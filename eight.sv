==> flow/design.v <==
module  eight ( input Reset, frame_clk, 
					input logic [15:0] keycode,
					input logic [9:0] up, down,
               output [9:0]  eightx, eighty,eights,xmotion,ymotion);
    logic [9:0] Ball_X_Pos, Ball_X_Motion, Ball_Y_Pos, Ball_Y_Motion, Ball_Size,Ball,Ball_btm_Y_pos,Ball_btm_X_pos;
    parameter [9:0] Ball_X_Center=320;   
    parameter [9:0] Ball_Y_Center=240;   
    parameter [9:0] Ball_X_Min=2;        
    parameter [9:0] Ball_X_Max=637;      
    parameter [9:0] Ball_Y_Min=2;        
    parameter [9:0] Ball_Y_Max=477;      
    parameter [9:0] Ball_X_Step=3;       
    parameter [9:0] Ball_Y_Step=3;       
	 parameter [9:0] gravity=0;
    parameter [9:0] Ball_Top_LeftX = 300;
	 parameter [9:0] Ball_Top_LeftY = 368;
	 parameter [9:0] Ball_Btm_RightX= 356;
	 parameter [9:0] Ball_Btm_RightY= 255;
  assign Ball_Size = 1;     
    logic [4:0] cnt;
	 parameter [2:0] max = 5;
    always_ff @ (posedge Reset or posedge frame_clk )
    begin: Move_Ball
       if (Reset)   
        begin 
            Ball_Y_Motion <= 10'd0;  
				Ball_X_Motion <= 10'd0;  
				Ball_Y_Pos <= Ball_Top_LeftY;
				Ball_X_Pos <= Ball_Top_LeftX;
				Ball_btm_Y_pos <= Ball_Btm_RightY;
				Ball_btm_X_pos <= Ball_Btm_RightX;
        end
        else 
        begin 
				 if ( (Ball_Y_Pos ) >= 369 ) begin  
					  Ball_X_Motion <= 10'b0;
					  Ball_Y_Motion <= -1;
					  Ball_Y_Pos <= 368;
					  Ball_X_Pos <= Ball_X_Pos;
					  end
				 else if ( Ball_Y_Pos  < Ball_Y_Min ) begin   
					  Ball_Y_Motion <= Ball_Y_Step;
					  Ball_X_Motion <= 10'b0;
					  end
				 else if ( (Ball_X_Pos + Ball_Size) >= Ball_X_Max ) begin  
					  Ball_X_Motion <= (~ (Ball_X_Step) + 1'b1);   
					  Ball_Y_Motion <= 10'b0;
					  end
				 else if ( (Ball_X_Pos - Ball_Size) <= Ball_X_Min ) begin  
					  Ball_X_Motion <= Ball_X_Step;
					  Ball_Y_Motion <= 10'b0;
					  end
			   else if(keycode ==  16'h0004 || keycode == 16'h0024 || keycode == 16'h0005 )
				begin														 
				 Ball_X_Motion <= ( ~(Ball_X_Step) + 1'b1); 
				 Ball_Y_Motion <= Ball_Y_Motion; 
				 end
				 else if(keycode ==  16'b0000000000001000 || keycode == 16'h0028 || keycode == 16'h0009) 
				 begin
				  Ball_X_Motion <= Ball_X_Step; 
				 Ball_Y_Motion <= Ball_Y_Motion;
				 end
				 else if(keycode ==  16'b0000000000000000)              
				 begin
				 Ball_X_Motion <= 10'b0;
				 Ball_Y_Motion <= Ball_Y_Motion;
				 end
				 else begin
					  Ball_Y_Motion <= Ball_Y_Motion;   
					  Ball_X_Motion <= 10'b0;   
					  end
				 Ball_Y_Pos <= (Ball_Y_Pos + up + down );   
				 Ball_X_Pos <= (Ball_X_Pos + Ball_X_Motion);
				 Ball_btm_X_pos <= (Ball_btm_X_pos + Ball_X_Motion);
				 Ball_btm_Y_pos <= (Ball_btm_Y_pos + Ball_Y_Motion + gravity*Ball_Y_Step );
		end  
    end
    assign eightx = Ball_X_Pos;
    assign eighty = Ball_Y_Pos;
    assign eights = Ball_Size;
	 assign ymotion = Ball_Y_Motion;
	 assign xmotion = Ball_X_Motion;
endmodule
# Tool chain data of eight
# What the tools print for eight, step after step.
# Line numbers count from 1 in the design file above.
# Not given: -
[design] top_module="eight" clk_port="frame_clk" library="sky130hd" lib_corner="tt_025C_1v80"

# Word-level counts
# Counts by Yosys on the flattened word-level netlist (proc, flatten, opt, wreduce; memories kept). Register bits leave out memories and registers merged into their read ports (data or address). Print and check cells are left out. Cells with the same type and inputs are merged into one.
[classes] n_reduce_logical=5 cmp=4 add_sub_neg=5 n_mux=10 equal=6
[ops] cell="10-bit two-way mux" count=9
[ops] cell="16-bit by 3-bit == test with 1-bit output with constant B" count=2
[ops] cell="16-bit by 4-bit == test with 1-bit output with constant B" count=2
[ops] cell="16-bit by 6-bit == test with 1-bit output with constant B" count=2
[ops] cell="10-bit adder" count=3
[ops] cell="10-bit by 1-bit adder with 10-bit output with constant B" count=1
[ops] cell="10-bit by 1-bit subtractor with 10-bit output with constant B" count=1
[ops] cell="10-bit >= comparator with constant B" count=1
[ops] cell="10-bit by 2-bit less-or-equal comparator with 1-bit output with constant B" count=1
[ops] cell="10-bit by 2-bit less-than comparator with 1-bit output with constant B" count=1
[ops] cell="10-bit by 9-bit >= comparator with 1-bit output with constant B" count=1
[ops] cell="1-bit logical OR" count=4
[ops] cell="4-bit nonzero test" count=1
[ops] cell="2-bit two-way mux" count=1
[bits] register_bits=40 out_inout_bits=50 word_cells=34 inputBits=38

# Depth
# Depth = most cells in a row (Yosys ltp): at word level without a register or memory, in the mapped netlist without a sequential cell, where the memories' decode and read muxes count.
[logic_depth] word_depth=9 abc_area=0 depth_mapped=12 ltp_nobuf=12

# Synthesis result
# Source: synth_stat.txt of the flow (Yosys; design flattened, memories mapped). It holds for the ABC_AREA given above (unset counts as 0); a run with the other value may have another netlist.
# The area totals of this step are shown rounded.
[synth_totals] mapped_area_mm2=0.0021 sequential_area_mm2=0.00064 flip_flops=25 buf_cells=25 stdcells=216
[types] cell="sky130_fd_sc_hd__dfrtp_1" count=17 area_total_um2=425.408
[types] cell="sky130_fd_sc_hd__ha_1" count=19 area_total_um2=237.728
[types] cell="sky130_fd_sc_hd__fa_1" count=11 area_total_um2=220.211
[types] cell="sky130_fd_sc_hd__dfstp_2" count=8 area_total_um2=210.202
[types] cell="sky130_fd_sc_hd__buf_4" count=25 area_total_um2=187.68
[types] cell="sky130_fd_sc_hd__xnor2_1" count=16 area_total_um2=140.134
[types] cell="sky130_fd_sc_hd__nor2_1" count=20 area_total_um2=75.072
[types] cell="sky130_fd_sc_hd__inv_1" count=18 area_total_um2=67.565
[types] cell="sky130_fd_sc_hd__nor3_1" count=8 area_total_um2=40.038
[types] cell="sky130_fd_sc_hd__nor2b_1" count=5 area_total_um2=31.28
[types] cell="sky130_fd_sc_hd__a21oi_1" count=6 area_total_um2=30.029
[types] cell="sky130_fd_sc_hd__o21ai_0" count=6 area_total_um2=30.029
[types] cell="sky130_fd_sc_hd__nand2_1" count=7 area_total_um2=26.275
[types] cell="sky130_fd_sc_hd__nand2b_1" count=4 area_total_um2=25.024
[types] cell="sky130_fd_sc_hd__nor4_1" count=4 area_total_um2=25.024
[types] cell="sky130_fd_sc_hd__o21a_1" count=3 area_total_um2=22.522
[types] cell="sky130_fd_sc_hd__nand3_1" count=4 area_total_um2=20.019
[types] cell="sky130_fd_sc_hd__o31a_1" count=2 area_total_um2=17.517
# Not listed: further types 23, cells in them 33.

# Path before layout
# OpenSTA on the mapped netlist: ideal clock, no wires. The path of least setup slack (recovery checks aside). Input and output delay are each 20% of the period. Register names are those of the netlist, which keeps one name where synthesis merged equal registers.
[synth_timing] kind="in2reg" from="input up[1]" to="register Ball_Y_Pos[9]" n_path_buf=0 slack_ns=2.565 arrival_ns=3.022 input_delay_ns=1.142 setup_ns=0.123 launch_ns=1.142 driving_pins=10 path_delay_ns=2.003 t_required_ns=5.587 tclk_ns=5.71 synth_period_reached_ns=3.145
# "path_delay_ns" is the arrival time less input delay plus setup time.
# "driving_pins": output pins that drive a net of the path, with the launching flip-flop's if there is one; two outputs of one cell count as two.
# "synth_period_reached_ns" = period - worst setup slack (recovery checks aside). The figure is calculated, with input and output delays left at 20% of the set period.
# The rows between start and end are the longest chain of elaborated cells between them; the timing report does not say that the signal goes this way. Where chains are equally long, one stands for them.
# Each line given opens the expression or statement behind the cell; cells for indexed reads and writes are added by Yosys, which also makes memories of some case tables.
# A register here has more assigning lines than the two given.
[synth_between] cell_sequence="sky130_fd_sc_hd__fa_1 > sky130_fd_sc_hd__ha_1 > sky130_fd_sc_hd__inv_1 > sky130_fd_sc_hd__fa_1 > sky130_fd_sc_hd__nor2b_1 > sky130_fd_sc_hd__o21ai_0 > sky130_fd_sc_hd__a21boi_0 > sky130_fd_sc_hd__o21a_1 > sky130_fd_sc_hd__o41a_1 > sky130_fd_sc_hd__xnor2_1" elab_chain_cells=2 cells_between=2 lines_between=1 cone_classes="add/sub (2)"
[synth_lines] item="start: declaration" line_no=3 source="input logic [9:0] up, down,"
[synth_lines] item="10-bit adder (2 in a row)" line_no=72 source="Ball_Y_Pos <= (Ball_Y_Pos + up + down );"
[synth_lines] item="end: assignment" line_no=28 source="Ball_Y_Pos <= Ball_Top_LeftY;"
[synth_lines] item="end: assignment" line_no=72
[synth_lines] item="end: declaration" line_no=5 source="logic [9:0] Ball_X_Pos, Ball_X_Motion, Ball_Y_Pos, Ball_Y_Motion, Ball_Size,Ball,Ball_btm_Y_pos,Ball_btm_X_pos ..."

# Worst path after layout
# Path of least setup slack in the final report of record 1 (OpenROAD, finished layout, wires in). Where an end is a register, its clock arrival counts in the times.
[layout_timing] kind="in2reg" from="input up[1]" to="register Ball_Y_Pos[5]" t_required_ns=3.87 slack_ns=0.89 setup_ns=0.07 launch_ns=0.73 driving_pins=14 n_path_buf=5 input_delay_ns=0.73 tclk_ns=3.66 arrival_ns=2.98
# The rows between start and end are the longest chain of elaborated cells between them; the timing report does not say that the signal goes this way. Where chains are equally long, one stands for them.
# A register here has more assigning lines than the two given.
[layout_between] cell_sequence="sky130_fd_sc_hd__clkbuf_2 > sky130_fd_sc_hd__fa_1 > sky130_fd_sc_hd__ha_4 > sky130_fd_sc_hd__inv_2 > sky130_fd_sc_hd__fa_2 > sky130_fd_sc_hd__nor2b_2 > sky130_fd_sc_hd__o21ai_2 > sky130_fd_sc_hd__buf_4 > sky130_fd_sc_hd__buf_4 > sky130_fd_sc_hd__buf_4 > sky130_fd_sc_hd__buf_4 > sky130_fd_sc_hd__nand2_1 > sky130_fd_sc_hd__nor2_1 > sky130_fd_sc_hd__nor2_1" elab_chain_cells=2 cells_between=2 lines_between=1 cone_classes="add/sub (2)"
[layout_lines] item="start: declaration" line_no=3 source="input logic [9:0] up, down,"
[layout_lines] item="10-bit adder (2 in a row)" line_no=72 source="Ball_Y_Pos <= (Ball_Y_Pos + up + down );"
[layout_lines] item="end: assignment" line_no=28 source="Ball_Y_Pos <= Ball_Top_LeftY;"
[layout_lines] item="end: assignment" line_no=72
[layout_lines] item="end: declaration" line_no=5 source="logic [9:0] Ball_X_Pos, Ball_X_Motion, Ball_Y_Pos, Ball_Y_Motion, Ball_Size,Ball,Ball_btm_Y_pos,Ball_btm_X_pos ..."

Memo
Re: implementation data of eight

Record of 2 stored runs of the RTL-to-layout flow on eight, platform sky130hd. The runs are unordered. Constraints: input delay and output delay 20% of the set period each, output load 0.01 pF.
"achieved clock period" means the clock period less the worst setup slack. The figure is calculated, with input and output delays left at 20% of the set period.
"worst setup path time" = time allowed to the worst setup path (clock period - input delay - output delay, where it has them) - its slack; a late launch clock adds to it, a late capture clock takes from it.
"power": no workload was simulated; the value follows from the tool's default switching activity.
Values from the reports are rounded here.
[record 1] settings: period_ns=3.66, CORE_UTILIZATION=53, SETUP_SLACK_MARGIN=0.91, PLACE_DENSITY_LB_ADDON=0.25, TNS_END_PERCENT=45, GPL_TIMING_DRIVEN=0, CTS_CLUSTER_DIAMETER=289, SLEW_MARGIN=40, CAP_MARGIN=20, CORE_MARGIN=2
[record 1] result: chip area after synthesis (Yosys) 0.0021 mm^2, die area 0.0045 mm^2, standard-cell area of the final layout 0.0031 mm^2, utilization 83%, worst setup slack after layout 0.89 ns, total negative slack 0.000 ns, power 1.6 mW, achieved clock period 2.773 ns, worst setup path time 2.04 ns, worst setup path kind in2reg
[record 2] settings: period_ns=2.67, SETUP_SLACK_MARGIN=0.49, CAP_MARGIN=20, CORE_MARGIN=2, CORE_UTILIZATION=40, SLEW_MARGIN=20
[record 2] result: chip area after synthesis (Yosys) 0.0021 mm^2, die area 0.0058 mm^2, standard-cell area of the final layout 0.0031 mm^2, utilization 61%, worst setup slack after layout 0.25 ns, total negative slack 0.000 ns, power 2.4 mW, achieved clock period 2.416 ns, worst setup path time 2.42 ns, worst setup path kind reg2reg
