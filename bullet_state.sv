==> flow/design.v <==
module bullet_state(input logic frame_clk, Reset,
						  input logic [15:0] keycode,
						  input logic m_isright,m_isleft,
						  input logic [9:0]  sprite0xr,sprite0yr,
						  output logic [9:0] sprite12xr,sprite12yr,sprite13xr,sprite13yr,
						  output logic is_shot_1, is_shot_2 );
							logic [9:0] bullet1x, bullet1y, bullet2x,bullet2y;   
						  enum logic [4:0] {WAIT,SHOT_1R,SHOT_1L,SHOT_2R,SHOT_2L} curr_state, next_state;
						  always_ff @ (posedge frame_clk or posedge Reset)
								begin
									if(Reset == 1'b1)
										curr_state = WAIT;
									else
										curr_state = next_state;
									end
							always_comb 
								begin
									next_state = curr_state;
										case(curr_state)
											WAIT: begin
													if((keycode ==  16'b0000000000100000 ||keycode == 16'h0024 || keycode == 16'h0028 || keycode == 16'h0021) && m_isright == 1'b1)
															next_state = SHOT_1R;
													else if((keycode ==  16'b0000000000100000 ||keycode == 16'h0024 || keycode == 16'h0028 || keycode == 16'h0021) && m_isleft == 1'b1)
															next_state = SHOT_1L;
													else
															next_state = WAIT;
													end
											SHOT_1R: begin
														if((keycode ==  16'b0000000000100000 ||keycode == 16'h0024 || keycode == 16'h0028 || keycode == 16'h0021) && m_isright == 1'b1 && bullet1x >= (637 - sprite0xr)/2)   
															next_state = SHOT_2R;
														else if((keycode ==  16'b0000000000100000 ||keycode == 16'h0024 || keycode == 16'h0028 || keycode == 16'h0021) && m_isleft == 1'b1 && bullet1x <= (sprite0xr)/2 )  
															next_state = SHOT_2L;
														else if(bullet1x >= 637 || bullet1x <= 0)
															next_state = WAIT;
														else
															next_state = SHOT_1R;
														end
											SHOT_1L: begin 
														if((keycode ==  16'b0000000000100000 ||keycode == 16'h0024 || keycode == 16'h0028 || keycode == 16'h0021) && m_isright == 1'b1 && bullet1x >= (637 - sprite0xr)/2)   
															next_state = SHOT_2R;
														else if((keycode ==  16'b0000000000100000 ||keycode == 16'h0024 || keycode == 16'h0028 || keycode == 16'h0021) && m_isleft == 1'b1 && bullet1x <= (sprite0xr)/2 )
															next_state = SHOT_2L;
														else if(bullet1x >= 637 || bullet1x <= 0)
															next_state = WAIT;
														else
															next_state = SHOT_1L;
														end
											SHOT_2R:	begin
														if(bullet2x >= 637 || bullet2x <= 0)
															next_state = WAIT;
														else
															next_state = SHOT_2R;
														end
											SHOT_2L:	begin
														if(bullet2x >= 637 || bullet2x <= 0)
															next_state = WAIT;
														else
															next_state = SHOT_2L;
														end
										endcase
								end	
							always_ff @ (posedge frame_clk) 
								begin
									bullet1x <= sprite0xr + 10'd15;
									bullet1y <= sprite0yr + 10'd15;
									bullet2x <= sprite0xr + 10'd15;
									bullet2y <= sprite0yr + 10'd15;
									is_shot_1 <= 0;
									is_shot_2 <= 0;
										case(curr_state)
											WAIT: begin           
													bullet1x <= sprite0xr + 10'd15;   
													bullet1y <= sprite0yr + 10'd15;
													bullet2x <= sprite0xr + 10'd15;
													bullet2y <= sprite0yr + 10'd15;
													end
											SHOT_1R: begin
															bullet1x <= bullet1x + 10'd16;
															bullet1y <= bullet1y;
															if(  sprite0xr < bullet1x < 637)
															is_shot_1 <= 1;
															else
															is_shot_1 <= 0;
														end
											SHOT_1L: begin
															bullet1x <= bullet1x + ~10'd16 + 1'b1;
															bullet1y <= bullet1y;
															if(  0 < bullet1x < sprite0xr)
															is_shot_1 <= 1;
															else
															is_shot_1 <= 0;
														end
											SHOT_2R:	begin
														if(m_isright == 1)  
														bullet2x <= bullet2x + 10'd16;
														else if(m_isleft == 1)
														bullet2x <= bullet2x + ~10'd16 + 1'b1;
													   else
														begin
														bullet2x <= sprite0xr + 10'd15;
														bullet2y <= sprite0yr + 10'd15;
														end
															if(bullet1x >= 637 || bullet1x <= 0)
															begin
															is_shot_1 <= 0;
															bullet1x <= sprite0xr + 10'd15;
															bullet1y <= sprite0yr + 10'd15;
															end
															else
															begin
															is_shot_1 <= 1;
																	if(m_isright == 1)
																		begin
																		bullet1x <= bullet1x + 10'd16;
																		bullet1y <= bullet1y;
																		end
																	else if(m_isleft == 1)
																		begin
																		bullet1x <= bullet1x + ~10'd16 + 1'b1;
																		bullet1y <= bullet1y;
																		end
																	else
																		begin
																		bullet1x <= sprite0xr + 10'd15;
																		bullet1y <= sprite0yr + 10'd15;
																		end
															end
														if(  sprite0xr < bullet2x < 637)
															is_shot_2 <= 1;
															else
															is_shot_2 <= 0;
														if(  0 < bullet2x < sprite0xr)
															is_shot_2 <= 1;
															else
															is_shot_2 <= 0;
														end
											SHOT_2L:	begin
														if(m_isright == 1)  
														bullet2x <= bullet2x + 10'd16;
														else if(m_isleft == 1)
														bullet2x <= bullet2x + ~10'd16 + 1'b1;
													   else
														begin
														bullet2x <= sprite0xr + 10'd15;
														bullet2y <= sprite0yr + 10'd15;
														end	
														if(bullet1x >= 637 || bullet1x <= 0)
															begin
															is_shot_1 <= 0;
															bullet1x <= sprite0xr + 10'd15;
															bullet1y <= sprite0yr + 10'd15;
															end
															else
															begin
															is_shot_1 <= 1;
																	if(m_isright == 1)
																		begin
																		bullet1x <= bullet1x + 10'd16;
																		bullet1y <= bullet1y;
																		end
																	else if(m_isleft == 1)
																		begin
																		bullet1x <= bullet1x + ~10'd16 + 1'b1;
																		bullet1y <= bullet1y;
																		end
																	else
																		begin
																		bullet1x <= sprite0xr + 10'd15;
																		bullet1y <= sprite0yr + 10'd15;
																		end
															end
														if(  sprite0xr < bullet2x < 637)
															is_shot_2 <= 1;
															else
															is_shot_2 <= 0;
														if(  0 < bullet2x < sprite0xr)
															is_shot_2 <= 1;
															else
															is_shot_2 <= 0;
														end
										endcase
								end	
							assign sprite12xr = bullet1x;
							assign sprite12yr = bullet1y;
							assign sprite13xr = bullet2x;
							assign sprite13yr = bullet2y;
endmodule
# == Step by step through the tools: bullet_state ==
# What the tools print for bullet_state, step after step.
# Lines are those of the file above, counted from 1.
# Operators: Yosys type, input widths -> output width; for muxes data width and select width s.
# The mark -- stands for no value.
# design
design,bullet_state
clk_port,frame_clk
library,sky130hd
lib_corner,tt_025C_1v80

# == Elaborated design ==
# Counts by Yosys on the flattened word-level netlist (proc, flatten, opt, wreduce; memories kept). Register bits leave out memories and registers merged into their read ports (data or address). Print and check cells are left out.
# bits
elab_cells,80
output_inout_bits,42
inputBits,40
reg_bits,47
# op_classes
addsub,9
equal,10
reduce_logical,14
mux,27
n_cmp,12
n_logic,1
# ops
operator,n
$mux 10,9
$eq 16x6->1 const B,4
$ge 10x31->1,1
$pmux 10 s3,1
$pmux 5 s5,1
$lt 1x10->1,2
$lt 1x10->1 const A,2
$add 10x1->10 const B,2
$le 10x1->1 const B,2
$add 10x10->10 const B,2
$ge 10x10->1 const B,2
$add 10x4->10 const B,2
$add 10x5->10 const B,2
$pmux 10 s2,1
$mux 3,5
$sub 10x10->11 const A,1
$lt 1x10->1 const B,1
$lt 10x10->1,1
$le 10x9->1,1
$eq 5x2->1 const B,2
$mux 2,4
$ne 3x2->1 const B,2
$logic_or 1x1->1,5
$eq 5x1->1 const B,1
$eq 5x3->1 const B,1
$logic_not 5->1,1
$reduce_bool 5->1,1
$mux 1,5
# Other operator kinds: 5; their cells: 9.

# == Longest topological paths ==
# Depth = most cells in a row (Yosys ltp): at word level without a register or memory, in the mapped netlist without a sequential cell, where the memories' decode and read muxes count.
# depth
word_depth,9
abc_area,0
ltp_mapped,12
ltp_nobuf,11

# == Synthesis result ==
# The flow's flattened synthesis, as Yosys stat reports it; memories are mapped. The netlist is that of the ABC_AREA named above (0 if unset); the other value can give another one.
# Totals and module areas in this step are rounded.
# by_type
cell_type,n,type_area_um2
sky130_fd_sc_hd__edfxtp_1,18,540.518
sky130_fd_sc_hd__dfxtp_1,24,480.461
sky130_fd_sc_hd__ha_1,29,362.848
sky130_fd_sc_hd__xnor2_1,24,210.202
sky130_fd_sc_hd__nand2_1,38,142.637
sky130_fd_sc_hd__nor2_1,31,116.362
sky130_fd_sc_hd__xor2_1,12,105.101
sky130_fd_sc_hd__dfrtp_1,4,100.096
sky130_fd_sc_hd__inv_1,24,90.086
sky130_fd_sc_hd__o21ai_0,16,80.077
sky130_fd_sc_hd__a21oi_1,15,75.072
sky130_fd_sc_hd__nand3_1,12,60.058
sky130_fd_sc_hd__nor3_1,11,55.053
sky130_fd_sc_hd__a22oi_1,6,45.043
sky130_fd_sc_hd__clkbuf_1,10,37.536
sky130_fd_sc_hd__nor4_1,6,37.536
sky130_fd_sc_hd__nand4b_1,4,35.034
sky130_fd_sc_hd__a21o_1,4,30.029
# Not listed: further types 41, cells in them 71.
# synth_totals
area_um2,3196
sequential_area_um2,1147
ffs,47
n_buf,15
cell_count,359

# == Worst setup path after synthesis ==
# OpenSTA on the mapped netlist: ideal clock, no wires. The path of least setup slack (recovery checks aside). Input and output delay are each 20% of the period. Register names are those of the netlist, which keeps one name where synthesis merged equal registers.
# synth_timing
path_type,reg2reg
startpoint,register bullet1x[4]
endpoint,register bullet1x[0]
path_stages,7
path_slack_ns,0.271
setup_time_ns,0.391
delay_ns,2.498
n_path_buf,1
t_required_ns,2.379
tclk_ns,2.77
launch_ns,0.000
t_arrival_ns,2.107
synth_period_reached_ns,2.499
# "delay_ns" = arrival - input delay + setup time.
# "path_stages": output pins that drive a net of the path, with the launching flip-flop's if there is one; two outputs of one cell count as two.
# "synth_period_reached_ns" = period - worst setup slack (recovery checks aside). The figure is calculated, with input and output delays left at 20% of the set period.
# Between the ends stands the longest chain of elaborated cells between them, by number of cells; it is not shown to be the way that was timed. Of several equally long chains one is given.
# Each line given opens the expression or statement behind the cell; cells for indexed reads and writes are added by Yosys, which also makes memories of some case tables.
# At most two assigning lines are given for a register; there are more.
# synth_via
cell_sequence,sky130_fd_sc_hd__dfxtp_1 -> sky130_fd_sc_hd__ha_1 -> sky130_fd_sc_hd__nand4_1 -> sky130_fd_sc_hd__o21ai_0 -> sky130_fd_sc_hd__a21oi_2 -> sky130_fd_sc_hd__buf_2 -> sky130_fd_sc_hd__a21oi_1
elab_chain_cells,4
cells_between,5
classes_between,2 x compare; 2 x mux; 1 x reduce/logical
# synth_rtl
item,line_no,text
from (decl),7,"logic [9:0] bullet1x, bullet1y, bullet2x,bullet2y;"
from (assign),64,bullet1x <= sprite0xr + 10'd15;
from (assign),72,bullet1x <= sprite0xr + 10'd15;
$ge 10x10->1,147,if(bullet1x >= 637 || bullet1x <= 0)
$logic_or 1x1->1,147,
$mux 10,147,
$pmux 10 s3,70,case(curr_state)
to (assign),64,
to (assign),72,
to (decl),7,

# == Worst path after layout ==
# Path of least setup slack in the final report of flow run 1 (OpenROAD, finished layout, wires in). Where an end is a register, its clock arrival counts in the times.
# layout_timing
path_type,in2reg
startpoint,input sprite0xr[3]
endpoint,register curr_state
t_arrival_ns,2.57
tclk_ns,3.0
path_slack_ns,0.65
path_stages,11
n_path_buf,1
launch_ns,0.60
setup_time_ns,0.08
in_delay_ns,0.60
t_required_ns,3.22
# Where an end lacks its bit number, it is one bit of the signal, or one of the new flip-flops if synthesis recoded a state register.
# layout_via
cell_sequence,sky130_fd_sc_hd__buf_6 -> sky130_fd_sc_hd__nand3_4 -> sky130_fd_sc_hd__o21ai_4 -> sky130_fd_sc_hd__nand2_2 -> sky130_fd_sc_hd__ha_4 -> sky130_fd_sc_hd__nand4b_1 -> sky130_fd_sc_hd__o22ai_2 -> sky130_fd_sc_hd__a41oi_4 -> sky130_fd_sc_hd__o21ai_2 -> sky130_fd_sc_hd__a41o_1 -> sky130_fd_sc_hd__o31ai_2
# layout_rtl
item,line_no,text
from (decl),4,"input logic [9:0] sprite0xr,sprite0yr,"
to (assign),12,curr_state = WAIT;
to (assign),14,curr_state = next_state;
to (decl),8,"enum logic [4:0] {WAIT,SHOT_1R,SHOT_1L,SHOT_2R,SHOT_2L} curr_state, next_state;"
# No chain of elaborated cells between the ends is given.

# Design bullet_state on sky130hd. What follows are 2 stored runs of the flow, each under its own settings; their order means nothing. The constraints put input and output delay at 20% of the set period each and load the outputs with 0.01 pF.
# By "achieved_clock_period_ns" is meant the clock period of the run minus its worst setup slack. This is arithmetic on one report: input and output delays are still those of the set period (20% each).
# "worst_setup_path_time_ns" means the part of the period allowed to the worst setup path (the constraints hold back 20% at inputs and 20% at outputs) less its slack; where the path has registers, the arrival times of their clocks count too.
# "power.total_uw": no workload was simulated; the value follows from the tool's default switching activity.
# The measured numbers are rounded.
# Among the settings, - means not set for that run.
item,flow run 1,flow run 2
period_ns,3.0,2.74
CORE_UTILIZATION,28,40
SETUP_SLACK_MARGIN,0.86,0.32
PLACE_DENSITY_LB_ADDON,0.02,-
CORE_ASPECT_RATIO,0.54,-
CORE_MARGIN,5,2
CELL_PAD_IN_SITES_GLOBAL_PLACEMENT,3,-
CELL_PAD_IN_SITES_DETAIL_PLACEMENT,2,-
TNS_END_PERCENT,100,-
GPL_TIMING_DRIVEN,0,-
GPL_ROUTABILITY_DRIVEN,0,-
CTS_CLUSTER_DIAMETER,182,-
SLEW_MARGIN,20,20
MIN_ROUTING_LAYER,met2,-
CAP_MARGIN,20,20
layout_stdcell_area_um2,4787,4571
util_pct,43.4,59.1
tns_setup_ns,0.000,0.000
worst_setup_path_time_ns,1.75,1.82
path_kind,in2reg,in2reg
ys_area_um2,3196,3196
power.total_uw,2037,1889
die_footprint_um2,13750,8720
achieved_clock_period_ns,2.354,2.373
setup_ws_ns,0.646,0.367
